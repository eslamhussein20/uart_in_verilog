==> flow/design.v <==
module  Control_Unit  
     (
		 input  wire  [2:0]COUNT ,
         input  wire  CLK ,
		 input  wire  RST ,
		 input  wire  Data_Valid ,
		 output reg   SHIFT,
		 output reg   [1:0]SEL ,
		 output reg   COUNT_EN , 
		 output reg   busy , 		 
		 output reg   Load
     );
localparam  [2:0] IDLE       = 3'b000 ,
                  START      = 3'b001 ,
                  D_SH       = 3'b011 ,
                  INS_PAR    = 3'b111 ,
                  STOP       = 3'b110 ;
reg         [2:0] Current_State , Next_State ;
always @(posedge CLK or negedge RST)
     begin
	     if(!RST)
	         begin			 
			     Current_State <= IDLE ; 	
			 end	    
	     else 
		     begin
			     Current_State <= Next_State ; 	
			 end 			 
	 end
always @(*)
     begin
	     case(Current_State)
		     IDLE : 
			         begin
					     if (Data_Valid==1'b1)
					         begin
					 	  	     Next_State = START ;			 							 
					         end
					     else 
						     begin
							     Next_State = IDLE ;							 							 
							 end					 
					 end
		     START : 
			         begin
						 Next_State = D_SH ;							 							 	
					 end
		     D_SH : 			         
			         begin
					     if (COUNT ==3'b111)
					         begin
					 	  	     Next_State = INS_PAR ;			 							 
					         end
					     else 
						     begin
							     Next_State = D_SH ;							 							 
							 end						 
					 end
		     INS_PAR : 
			         begin
					     Next_State = STOP ;							 					
					 end					 
		     STOP : 
			         begin
						 Next_State = IDLE ;							 							 					 
					 end	
             default :
			 	     begin
						 Next_State = IDLE ;							 							 					 
					 end	
		 endcase
	 end	 
always @(*)
     begin
         SHIFT = 1'b0 ;
         SEL = 2'b00 ;
         COUNT_EN = 1'b0 ;
         busy = 1'b0 ;	 
         Load =  1'b0 ;
	     case(Current_State)
		     IDLE : 
			         begin
					     busy = 1'b0 ;
					     SEL = 2'b00 ;
					 end
		     START : 
			         begin
					     busy = 1'b1 ;	 
                         Load = 1'b1 ;
					 	 SEL  = 2'b01 ;
					 end
		     D_SH : 
			         begin
					     busy = 1'b1 ;	 
                         COUNT_EN = 1'b1 ;
					 	 SEL  = 2'b10 ;					 
                         SHIFT = 1'b1 ;
					 end
		     INS_PAR : 
			         begin
					     busy = 1'b1 ;	 
					 	 SEL  = 2'b11 ; 
					 end					 
		     STOP : 
			         begin
					     busy = 1'b1 ;	 
					 	 SEL  = 2'b00 ; 					 
					 end
             default :
			 	     begin
				         SHIFT = 1'b0 ;
                         SEL = 2'b00 ;
                         COUNT_EN = 1'b0 ;
                         busy = 1'b0 ;	 
                         Load =  1'b0 ;
					 end						 
		 endcase
	 end
endmodule
module Counter  
     (
         input wire CLK ,
		 input wire RST ,
		 input wire EN ,
		 output reg [2:0]COUNT
     );
always @(posedge CLK or negedge RST)
     begin
	     if(!RST)
	         begin			 
			     COUNT <= 3'b000 ; 	
			 end
	     else if (EN)
		     begin
	             COUNT <= COUNT + 3'b001 ;
	         end
	     else
		     begin
			     COUNT <= 3'b000 ; 	
			 end 
	 end
endmodule
module MUX  
     (
         input  wire I_0 ,
         input  wire I_1 ,
         input  wire I_2 ,
         input  wire I_3 ,
		 input  wire [1:0]SEL ,
		 output reg OUT
     );
always @(*)
     begin
	    case(SEL)
		     2'b00 : 
			         begin
					     OUT = I_0;				 
					 end
		     2'b01 : 
			         begin
					     OUT = I_1;				 					 
					 end		
		     2'b10 : 
			         begin
					     OUT = I_2;				 					 
					 end		
		     2'b11 : 
			         begin
					     OUT = I_3;				 					 
					 end				
		endcase
	 end
endmodule
module Parity_Calculator  
     (
		 input  wire [7:0]DATA_IN ,
         input  wire  CLK ,
		 input  wire  RST ,
		 input  wire  Load ,
		 output wire  Parity_Bit 
     );
reg [7:0] data ; 
always @(posedge CLK or negedge RST)
     begin
	     if(!RST)
	         begin			 
			     data <= 8'b00000000 ; 	
			 end
	     else if (Load)
		     begin
	             data <= DATA_IN ;	       			 
	         end
	     else
		     begin
				 data <= data ;
			 end 
	 end
assign Parity_Bit = data[7] ^ data[6] ^ data[5] ^ data[4] ^ data[3] ^ data[2] ^ data[1] ^ data[0] ;
endmodule
module  Shift_Register  
     (
		 input  wire  [7:0]DATA_IN ,
         input  wire  CLK ,
		 input  wire  RST ,
		 input  wire  Load ,
		 input  wire  SHIFT  ,
		 output wire   DATA_OUT 
     );
reg [7:0] date ; 
always @(posedge CLK or negedge RST)
     begin
	     if(!RST)
	         begin			 
			     date <= 8'b00000000 ; 	
			 end
	     else if (Load)
		     begin
	             date <= DATA_IN ;	       			 
	         end
	     else if (SHIFT)
		     begin
				 date <= date >> 1'b1 ;
			 end 
	     else 
		     begin
				 date <= date  ;
			 end 			 
	 end
assign DATA_OUT = date[0] ;
endmodule
module  UART_TX  
     (
		 input  wire  [7:0]P_DATA,
         input  wire  CLK ,
		 input  wire  RST ,
		 input  wire  Data_Valid ,
		 output wire   busy , 		 
		 output wire   S_DATA
     );
wire shift_w ;
wire counter_en_w ;
wire load_w ;
wire out_data_w ;
wire out_parity_bit_w ;
wire [1:0] sel_w ;
wire [2:0] count_w ;
Shift_Register  Shift_Register_A
     (
		.DATA_IN     (P_DATA)   ,
        .CLK         (CLK)   ,
		.RST         (RST)   ,
		.Load        (load_w)   ,
		.SHIFT       (shift_w)   ,
		.DATA_OUT    (out_data_w)
     );
Counter  Counter_A
     (
         .CLK     (CLK)  ,
		 .RST     (RST)  ,
		 .EN      (counter_en_w)  ,
		 .COUNT   (count_w) 
     );  
Parity_Calculator  Parity_Calculator_A
     (
	     .DATA_IN    (P_DATA) ,
         .CLK        (CLK) ,
	     .RST        (RST) ,
	     .Load       (load_w) ,
	     .Parity_Bit (out_parity_bit_w)
     );             
MUX  MUX_A
     (
        .I_0 (1'b1) ,
        .I_1 (1'b0) ,
        .I_2 (out_data_w) ,
        .I_3 (out_parity_bit_w) ,
		.SEL (sel_w) ,
		.OUT (S_DATA)
     );      
Control_Unit    Control_Unit_A
     (
		 .COUNT       (count_w) ,
         .CLK         (CLK) ,
		 .RST         (RST) ,
		 .Data_Valid  (Data_Valid) ,
		 .SHIFT       (shift_w) ,
		 .SEL         (sel_w) ,
		 .COUNT_EN    (counter_en_w) , 
		 .busy        (busy) , 		 
		 .Load        (load_w) 
     );
endmodule
### Step by step through the tools: UART_TX

What the tools print for UART_TX, step after step.
Lines are those of the file above, counted from 1.
The mark n/a stands for no value.

| inputs | value |
|---|---|
| top | UART_TX |
| clock | CLK |
| cell library | sky130hd |
| timing corner | tt_025C_1v80 |

### Word-level counts

Source: Yosys, flattened and elaborated, memories not mapped. Widths are those after wreduce. Registers that Yosys merges into a memory's read port (data or address) are not register bits. Print and check cells do not count. Equal cells are merged and count once.

| bit counts | value |
|---|---|
| word-level cells | 35 |
| register bits after elaboration | 22 |
| output and inout bits | 2 |
| input port bits | 11 |

| cells by class | value |
|---|---|
| bitwise gates (word level) | 7 |
| equality and inequality tests | 8 |
| multiplexer cells | 11 |
| add/sub/neg operators | 1 |
| reduce/logical cells | 4 |

Operator list:

| cell | count |
|---|---|
| 8-bit 2-to-1 mux | 2 |
| 3-bit case mux with 4-bit select | 1 |
| 3-bit equality test (second input constant) | 3 |
| 1-bit XOR | 7 |
| 2-bit case mux with 3-bit select | 1 |
| 3-bit 2-to-1 mux | 2 |
| 2-bit equality test (second input constant) | 2 |
| 4-bit OR reduction | 1 |
| 1-bit case mux with 4-bit select | 1 |
| 1-bit 2-to-1 mux | 4 |
| 3-bit by 1-bit adder with 3-bit output (second input constant) | 1 |
| 3-bit by 1-bit equality test with 1-bit output (second input constant) | 1 |
| 3-bit by 2-bit equality test with 1-bit output (second input constant) | 1 |
| 3-bit logical NOT | 1 |
| 2-bit by 1-bit equality test with 1-bit output (second input constant) | 1 |
| 2-bit logical NOT | 1 |
| 2-bit nonzero test | 1 |

### Longest topological paths

Depth = most cells in a row (Yosys ltp): at word level without a register or memory, in the mapped netlist without a sequential cell, where the memories' decode and read muxes count.

| depth | value |
|---|---|
| word-level depth | 8 |
| ABC_AREA | 0 |
| gate-level depth with buffers | 4 |
| mapped depth without buffers | 4 |

### Synthesis result

Source: synth_stat.txt of the flow (Yosys; design flattened, memories mapped). It holds for the ABC_AREA given above (unset counts as 0); a run with the other value may have another netlist.
The area totals of this step are shown rounded.

Cells by type:

| cell type | count | total area (um^2) |
|---|---|---|
| sky130_fd_sc_hd__dfrtp_1 | 23 | 575.552 |
| sky130_fd_sc_hd__mux2i_1 | 7 | 70.067 |
| sky130_fd_sc_hd__o21ai_0 | 14 | 70.067 |
| sky130_fd_sc_hd__xnor2_1 | 7 | 61.309 |
| sky130_fd_sc_hd__inv_1 | 9 | 33.782 |
| sky130_fd_sc_hd__nand2_1 | 8 | 30.029 |
| sky130_fd_sc_hd__dfstp_2 | 1 | 26.275 |
| sky130_fd_sc_hd__and2_1 | 4 | 25.024 |
| sky130_fd_sc_hd__ha_1 | 2 | 25.024 |
| sky130_fd_sc_hd__a21o_1 | 2 | 15.014 |
| sky130_fd_sc_hd__buf_2 | 3 | 15.014 |
| sky130_fd_sc_hd__buf_4 | 2 | 15.014 |
| sky130_fd_sc_hd__nor2b_1 | 2 | 12.512 |
| sky130_fd_sc_hd__mux2_2 | 1 | 11.261 |
| sky130_fd_sc_hd__a22o_1 | 1 | 8.758 |
| sky130_fd_sc_hd__o32ai_1 | 1 | 8.758 |
| sky130_fd_sc_hd__nor2_1 | 2 | 7.507 |
| sky130_fd_sc_hd__a21oi_1 | 1 | 5.005 |

| synthesis totals | value |
|---|---|
| buffer cells | 5 |
| flip-flop cells | 24 |
| sequential area | 602 um^2 |
| cell count | 90 |
| cell area after synthesis | 1020 um^2 |

The figures by module come from a second, unflattened synthesis with its own total; it is not the netlist above.

| unflattened totals | value |
|---|---|
| cells (unflattened synthesis) | 85 |
| area total of the unflattened synthesis | 1060 um^2 |

Rows give one instance, submodules left out.

Modules:

| module | times used | area (um^2) | cells | seq. area (um^2) |
|---|---|---|---|---|
| Shift_Register | 1 | 369 | 34 | 200 |
| Parity_Calculator | 1 | 357 | 24 | 200 |
| Control_Unit | 1 | 190 | 16 | 126 |
| Counter | 1 | 115 | 8 | 75.1 |
| MUX | 1 | 22.5 | 1 | 0.0 |
| UART_TX | 1 | 7.5 | 2 | 0.0 |

### Path before layout

OpenSTA on the mapped netlist: ideal clock, no wires. The path of least setup slack (recovery checks aside). Input and output delay are each 20% of the period. Register names are those of the netlist, which keeps one name where synthesis merged equal registers.

| path after synthesis | value |
|---|---|
| path kind | register to output |
| start | reg Parity_Calculator_A.data[3] |
| end | out S_DATA |
| arrival time | 0.973 ns |
| external output delay | 0.284 ns |
| setup slack | 0.163 ns |
| stages on the path | 5 |
| launch time at the first pin | 0.000 ns |
| path delay | 0.973 ns |
| clock period | 1.42 ns |
| required time | 1.136 ns |
| path buffers | 0 |
| synthesis period reached | 1.257 ns |

"path delay" = arrival - input delay + setup time.
A path that ends at an output port has no setup time.
"stages on the path" counts driving pins, that of a launching flip-flop among them; a cell with two outputs on the path counts twice.
"synthesis period reached" is the clock period less the worst setup slack; recovery checks do not enter. This is arithmetic on one report: input and output delays are still those of the set period (20% each).
The rows between start and end are the longest chain of elaborated cells between them; the timing report does not say that the signal goes this way. Where chains are equally long, one stands for them.
A line is the first line of the expression or statement that the cell stems from. Yosys adds cells for indexed reads and writes and turns some case tables into memories.
At most two assigning lines are given for a register; there are more.

| on the way, after synthesis | value |
|---|---|
| cell sequence | sky130_fd_sc_hd__dfrtp_1 > sky130_fd_sc_hd__xnor2_1 > sky130_fd_sc_hd__xnor2_1 > sky130_fd_sc_hd__xnor2_1 > sky130_fd_sc_hd__o32ai_1 |
| cells in the longest elaborated chain | 5 |
| elaborated cells between the ends (all ways) | 5 |
| RTL lines with such cells | 2 |
| classes of those cells | mux: 1; logic: 4 |

RTL lines, path after synthesis:

| element | line | source |
|---|---|---|
| start: declaration | 182 | `reg [7:0] data ;` |
| start: assignment | 187 | `data <= 8'b00000000 ;` |
| start: assignment | 195 | `data <= data ;` |
| 1-bit XOR x4 | 198 | `assign Parity_Bit = data[7] ^ data[6] ^ data[5] ^ data[4] ^ data[3] ^ data[2] ^ data[1] ^ data[0] ;` |
| 1-bit case mux with 4-bit select | 154 | `case(SEL)` |
| end: declaration | 238 | `output wire S_DATA` |

### Worst path after layout

Path of least setup slack in the final report of entry B (OpenROAD, finished layout, wires in). Where an end is a register, its clock arrival counts in the times.

| path after layout | value |
|---|---|
| path kind | register to output |
| start | reg Parity_Calculator_A.data[6] |
| end | out S_DATA |
| setup slack | -0.83 ns |
| clock period | 0.788 ns |
| stages on the path | 6 |
| arrival time | 1.46 ns |
| path buffers | 1 |
| required time | 0.63 ns |
| external output delay | 0.16 ns |
| launch time at the first pin | 0.27 ns |

The rows between start and end are the longest chain of elaborated cells between them; the timing report does not say that the signal goes this way. Where chains are equally long, one stands for them.
At most two assigning lines are given for a register; there are more.

| on the way, after layout | value |
|---|---|
| cell sequence | sky130_fd_sc_hd__dfrtp_1 > sky130_fd_sc_hd__xnor2_2 > sky130_fd_sc_hd__xnor2_2 > sky130_fd_sc_hd__xnor2_1 > sky130_fd_sc_hd__o32ai_2 > sky130_fd_sc_hd__buf_2 |
| cells in the longest elaborated chain | 8 |
| elaborated cells between the ends (all ways) | 8 |
| RTL lines with such cells | 2 |
| classes of those cells | mux: 1; logic: 7 |

RTL lines, path after layout:

| element | line | source |
|---|---|---|
| start: declaration | 182 | `reg [7:0] data ;` |
| start: assignment | 187 | `data <= 8'b00000000 ;` |
| start: assignment | 195 | `data <= data ;` |
| 1-bit XOR x7 | 198 | `assign Parity_Bit = data[7] ^ data[6] ^ data[5] ^ data[4] ^ data[3] ^ data[2] ^ data[1] ^ data[0] ;` |
| 1-bit case mux with 4-bit select | 154 | `case(SEL)` |
| end: declaration | 238 | `output wire S_DATA` |

Wiki page: UART_TX / flow data

Measured results for UART_TX: 2 stored runs of the Yosys and OpenROAD flow on sky130hd. The settings differ; the order carries no meaning. The constraints put input and output delay at 20% of the set period each and load the outputs with 0.01 pF.
By "clock period reached" is meant the clock period of the run minus its worst setup slack. This is arithmetic on one report: input and output delays are still those of the set period (20% each).
By "time on the worst setup path" is meant the share of the clock period that the worst setup path is allowed (20% is reserved at inputs, 20% at outputs), minus its slack. Clock arrival times at its registers enter into it.
Measured values are rounded.

#### Entry A

| setting | value |
|---|---|
| period_ns | `1.06` |
| CORE_UTILIZATION | `71` |
| PLACE_DENSITY_LB_ADDON | `0.12` |
| CELL_PAD_IN_SITES_DETAIL_PLACEMENT | `2` |
| TNS_END_PERCENT | `35` |
| GPL_TIMING_DRIVEN | `0` |
| CTS_CLUSTER_SIZE | `69` |
| MAX_ROUTING_LAYER | `met4` |
| CAP_MARGIN | `20` |
| CORE_MARGIN | `2` |
| SLEW_MARGIN | `20` |

Unfinished; error DPL-0033 in placement.

#### Entry B

| setting | value |
|---|---|
| period_ns | `0.788` |
| CORE_UTILIZATION | `23` |
| PLACE_DENSITY | `0.78` |
| CORE_MARGIN | `10` |
| CELL_PAD_IN_SITES_DETAIL_PLACEMENT | `2` |
| TNS_END_PERCENT | `5` |
| ABC_AREA | `0` |
| GPL_ROUTABILITY_DRIVEN | `0` |
| CTS_CLUSTER_DIAMETER | `109` |
| SLEW_MARGIN | `25` |
| MIN_ROUTING_LAYER | `met2` |
| MAX_ROUTING_LAYER | `met5` |
| CAP_MARGIN | `20` |

| result | value |
|---|---|
| clock period reached | 1.621 ns |
| worst setup slack after layout | -0.833 ns |
| die outline area | 7480 um^2 |
| time on the worst setup path | 1.46 ns |
| worst setup path kind | register to output |
| std-cell area (final layout) | 1540 um^2 |
| area of the synthesized netlist | 1020 um^2 |
